==> flow/design.v <==
`timescale 1ns / 1ps
module RegisterFile(
    input[4:0] ReadReg1,
    input[4:0] ReadReg2,
    input CLK,
    input RegWre,
    output[31:0]ReadData1,
    output[31:0]ReadData2,
    input [31:0] WriteData,
    input [4:0]WriteReg
    );
    reg[7:0] RegMem[0:127];
    integer i;
    initial
    begin
        for(i=0;i<127;i=1+i)
        begin
            RegMem[i]=8'b0000_0000;
        end
    end
    assign ReadData1={RegMem[ReadReg1<<2],RegMem[(ReadReg1<<2)+1],RegMem[(ReadReg1<<2)+2],RegMem[(ReadReg1<<2)+3]};
    assign ReadData2={RegMem[ReadReg2<<2],RegMem[(ReadReg2<<2)+1],RegMem[(ReadReg2<<2)+2],RegMem[(ReadReg2<<2)+3]};
    always@(posedge CLK)
    begin
        if(RegWre==1)
        begin
            RegMem[WriteReg<<2]=WriteData[31:24];
            RegMem[(WriteReg<<2)+1]=WriteData[23:16];
            RegMem[(WriteReg<<2)+2]=WriteData[15:8];
            RegMem[(WriteReg<<2)+3]=WriteData[7:0];
        end
    end
endmodule
Reports on RegisterFile
Tool output for the design above, in the order of the flow.
Line numbers count from 1 in the design file above.
Library cell names are shortened.
Not given: n/a

set-up
  top = RegisterFile
  clock = CLK
  standard-cell library = sky130hd
  timing corner = tt_025C_1v80

Word-level counts
Counts by Yosys on the flattened word-level netlist (proc, flatten, opt, wreduce; memories kept). Register bits leave out memories and registers merged into their read ports (data or address); mux counts leave out enables and synchronous resets folded into registers. Print and check cells are left out. Cells with the same type and inputs are merged into one.
Yosys's memory passes give these memory sizes; they may raise the number of words (mostly to a power of two), join words into wider ones and drop unused or constant bits.

storage and ports
  flip-flop bits (word level) = 0
  RAM bits = 1024
  memories = 1
  cells after elaboration = 19
  output and inout port bits = 64
  bits of input ports = 49

memories
  memory  depth  width  read ports  wr ports  RTL line  source
  RegMem  128    8      8           4         12        reg[7:0] RegMem[0:127];

operators by class
  multiplexer cells = 9
  add/sub/neg operators = 9

operators with widths
  cell                                  number
  adder 7 x 2 -> 7 bit with constant B  6
  2-to-1 mux 8 bit                      4
  2-to-1 mux 7 bit                      4
  adder 7 x 1 -> 7 bit with constant B  3
  2-to-1 mux 1 bit                      1

Depth
Depth = most cells in a row (Yosys ltp): at word level without a register or memory, in the mapped netlist without a sequential cell, where the memories' decode and read muxes count.

logic depth
  word-level depth = 2
  ABC_AREA = 0
  depth in mapped cells = 8

After synthesis
Source: synth_stat.txt of the flow (Yosys; design flattened, memories mapped). It holds for the ABC_AREA given above (unset counts as 0); a run with the other value may have another netlist.
Totals and module areas in this step are rounded.

cell types
  cell      number  total area (um2)
  edfxtp_1  832     2.5E+04
  mux2i_1   768     7.69E+03
  a22oi_1   144     1.08E+03
  a22o_1    96      840.806
  nand3_1   148     740.71
  a21oi_1   144     720.691
  mux4_1    22      578.054
  nand2_1   150     563.04
  buf_2     88      440.422
  buf_6     35      394.128
  buf_4     48      360.346
  a31oi_1   48      300.288
  nor3_1    48      240.23
  mux4_2    10      225.216
  mux2_2    16      180.173
  nor2_1    33      123.869
  clkbuf_1  28      105.101
  clkbuf_4  6       45.043

Not listed: further types 8, cells in them 23.

mapped netlist
  standard cells after synthesis = 2687
  mapped area = 39800 um2
  mapped flip-flops = 832

Path before layout
OpenSTA on the mapped netlist: ideal clock, no wires. The path of least setup slack (recovery checks aside). Input and output delay are each 20% of the period. Register names are those of the netlist, which keeps one name where synthesis merged equal registers.

timing after synthesis
  kind = input to register
  start point = input port WriteReg[1]
  end point = memory RegMem[0][0]
  time at the first pin = 618 ps
  driving pins on the path = 3
  arrival time = 2453 ps
  path slack = 216 ps
  path delay = 2256 ps
  period = 3090 ps
  input delay = 618 ps
  required time = 2669 ps
  synthesis period reached = 2874 ps

"path delay" is the arrival time less input delay plus setup time.
"driving pins on the path": output pins that drive a net of the path, with the launching flip-flop's if there is one; two outputs of one cell count as two.
"synthesis period reached" is the clock period less the worst setup slack; recovery checks do not enter. This is arithmetic on one report: input and output delays are still those of the set period (20% each).
Between the ends stands the longest chain of elaborated cells between them, by number of cells; it is not shown to be the way that was timed. Of several equally long chains one is given.
Each line given opens the expression or statement behind the cell; cells for indexed reads and writes are added by Yosys, which also makes memories of some case tables.

between the ends, after synthesis
  path through = or2_2 -> clkbuf_1 -> nor2_1
  length of the longest elaborated chain = 2
  elaborated cells between the ends (all ways) = 7
  source lines of those cells = 4
  classes of those cells = 3 x add/sub; 4 x mux

ends and longest elaborated chain, after synthesis
  element               RTL line  source
  start, declared       10        input [4:0]WriteReg
  adder 7 x 1 -> 7 bit  28        RegMem[(WriteReg<<2)+1]=WriteData[23:16];
  2-to-1 mux 7 bit      25        if(RegWre==1)
  end, declared         12        reg[7:0] RegMem[0:127];

Timing after layout
Path of least setup slack in the final report of flow run A (OpenROAD, finished layout, wires in). Where an end is a register, its clock arrival counts in the times.
The path's times are printed in steps of 10 ps; the period is the one set.

timing post-layout
  kind = input to output
  start point = input port ReadReg1[3]
  end point = output port ReadData1[8]
  input delay = 1020 ps
  external output delay = 1020 ps
  arrival time = 4210 ps
  required time = 4090 ps
  time at the first pin = 1020 ps
  path slack = -120 ps
  period = 5110 ps
  driving pins on the path = 8

Between the ends stands the longest chain of elaborated cells between them, by number of cells; it is not shown to be the way that was timed. Of several equally long chains one is given.
A memory read counts as a cell of the chain, while the word-level depth stops at memories.

between the ends, post-layout
  path through = clkdlybuf4s50_1 -> or2_2 -> clkbuf_1 -> clkbuf_4 -> nor3_1 -> a31oi_2 -> nand3_1 -> clkdlybuf4s50_1
  length of the longest elaborated chain = 2
  elaborated cells between the ends (all ways) = 2
  source lines of those cells = 2
  classes of those cells = 1 x add/sub; 1 x memory

ends and longest elaborated chain, post-layout
  element               RTL line  source
  start, declared       3         input[4:0] ReadReg1,
  adder 7 x 2 -> 7 bit  21        assign ReadData1={RegMem[ReadReg1<<2],RegMem[(ReadReg1<<2)+1],RegMem[(ReadReg1<<2)+2],RegMem[(ReadReg1<<2)+3]} ...
  memory (128 x 8 bit)  12        reg[7:0] RegMem[0:127];
  end, declared         7         output[31:0]ReadData1,

Hand-over note for RegisterFile

Top module RegisterFile; platform sky130hd; tools Yosys and OpenROAD; 2 stored runs in no particular order. Input and output delays are each 20% of the period that was set; the output load is 0.01 pF.
By "achieved clock period" is meant the clock period of the run minus its worst setup slack. This is arithmetic on one report: input and output delays are still those of the set period (20% each).
"time of the worst setup path" = time allowed to the worst setup path (clock period - input delay - output delay, where it has them) - its slack; a late launch clock adds to it, a late capture clock takes from it.
"total power of the final layout" rests on the timing tool's default activity at the inputs, not on a simulated workload.
"time of the worst setup path" is known to 10 ps.
The results are shown rounded.
A setting shown as n/a is not set for that run.

name                                   flow run A       flow run B
period_ns                              5.11             2.25
CORE_UTILIZATION                       21               38
SETUP_SLACK_MARGIN                     -0.07            0.48
PLACE_DENSITY_LB_ADDON                 0.12             n/a
CORE_MARGIN                            3                7
CELL_PAD_IN_SITES_GLOBAL_PLACEMENT     0                n/a
CELL_PAD_IN_SITES_DETAIL_PLACEMENT     1                n/a
TNS_END_PERCENT                        15               n/a
GPL_TIMING_DRIVEN                      0                1
GPL_ROUTABILITY_DRIVEN                 0                1
CTS_CLUSTER_SIZE                       18               80
CTS_CLUSTER_DIAMETER                   384              275
CAP_MARGIN                             5                25
MIN_ROUTING_LAYER                      met1             n/a
SLEW_MARGIN                            20               20
PLACE_DENSITY                          n/a              0.4
CORE_ASPECT_RATIO                      n/a              1.73
ABC_AREA                               n/a              0
Yosys chip area after synthesis (um2)  39800            39800
time of the worst setup path (ps)      3190             2310
type of the worst setup path           input to output  register to output
die size (um2)                         195000           114000
worst setup slack after layout (ps)    -124             -512
achieved clock period (ps)             5234             2762
total power of the final layout (µW)   13600            27700
worst-case hold slack (ps)             626              454
post-layout utilization                0.251            0.476

End of note.
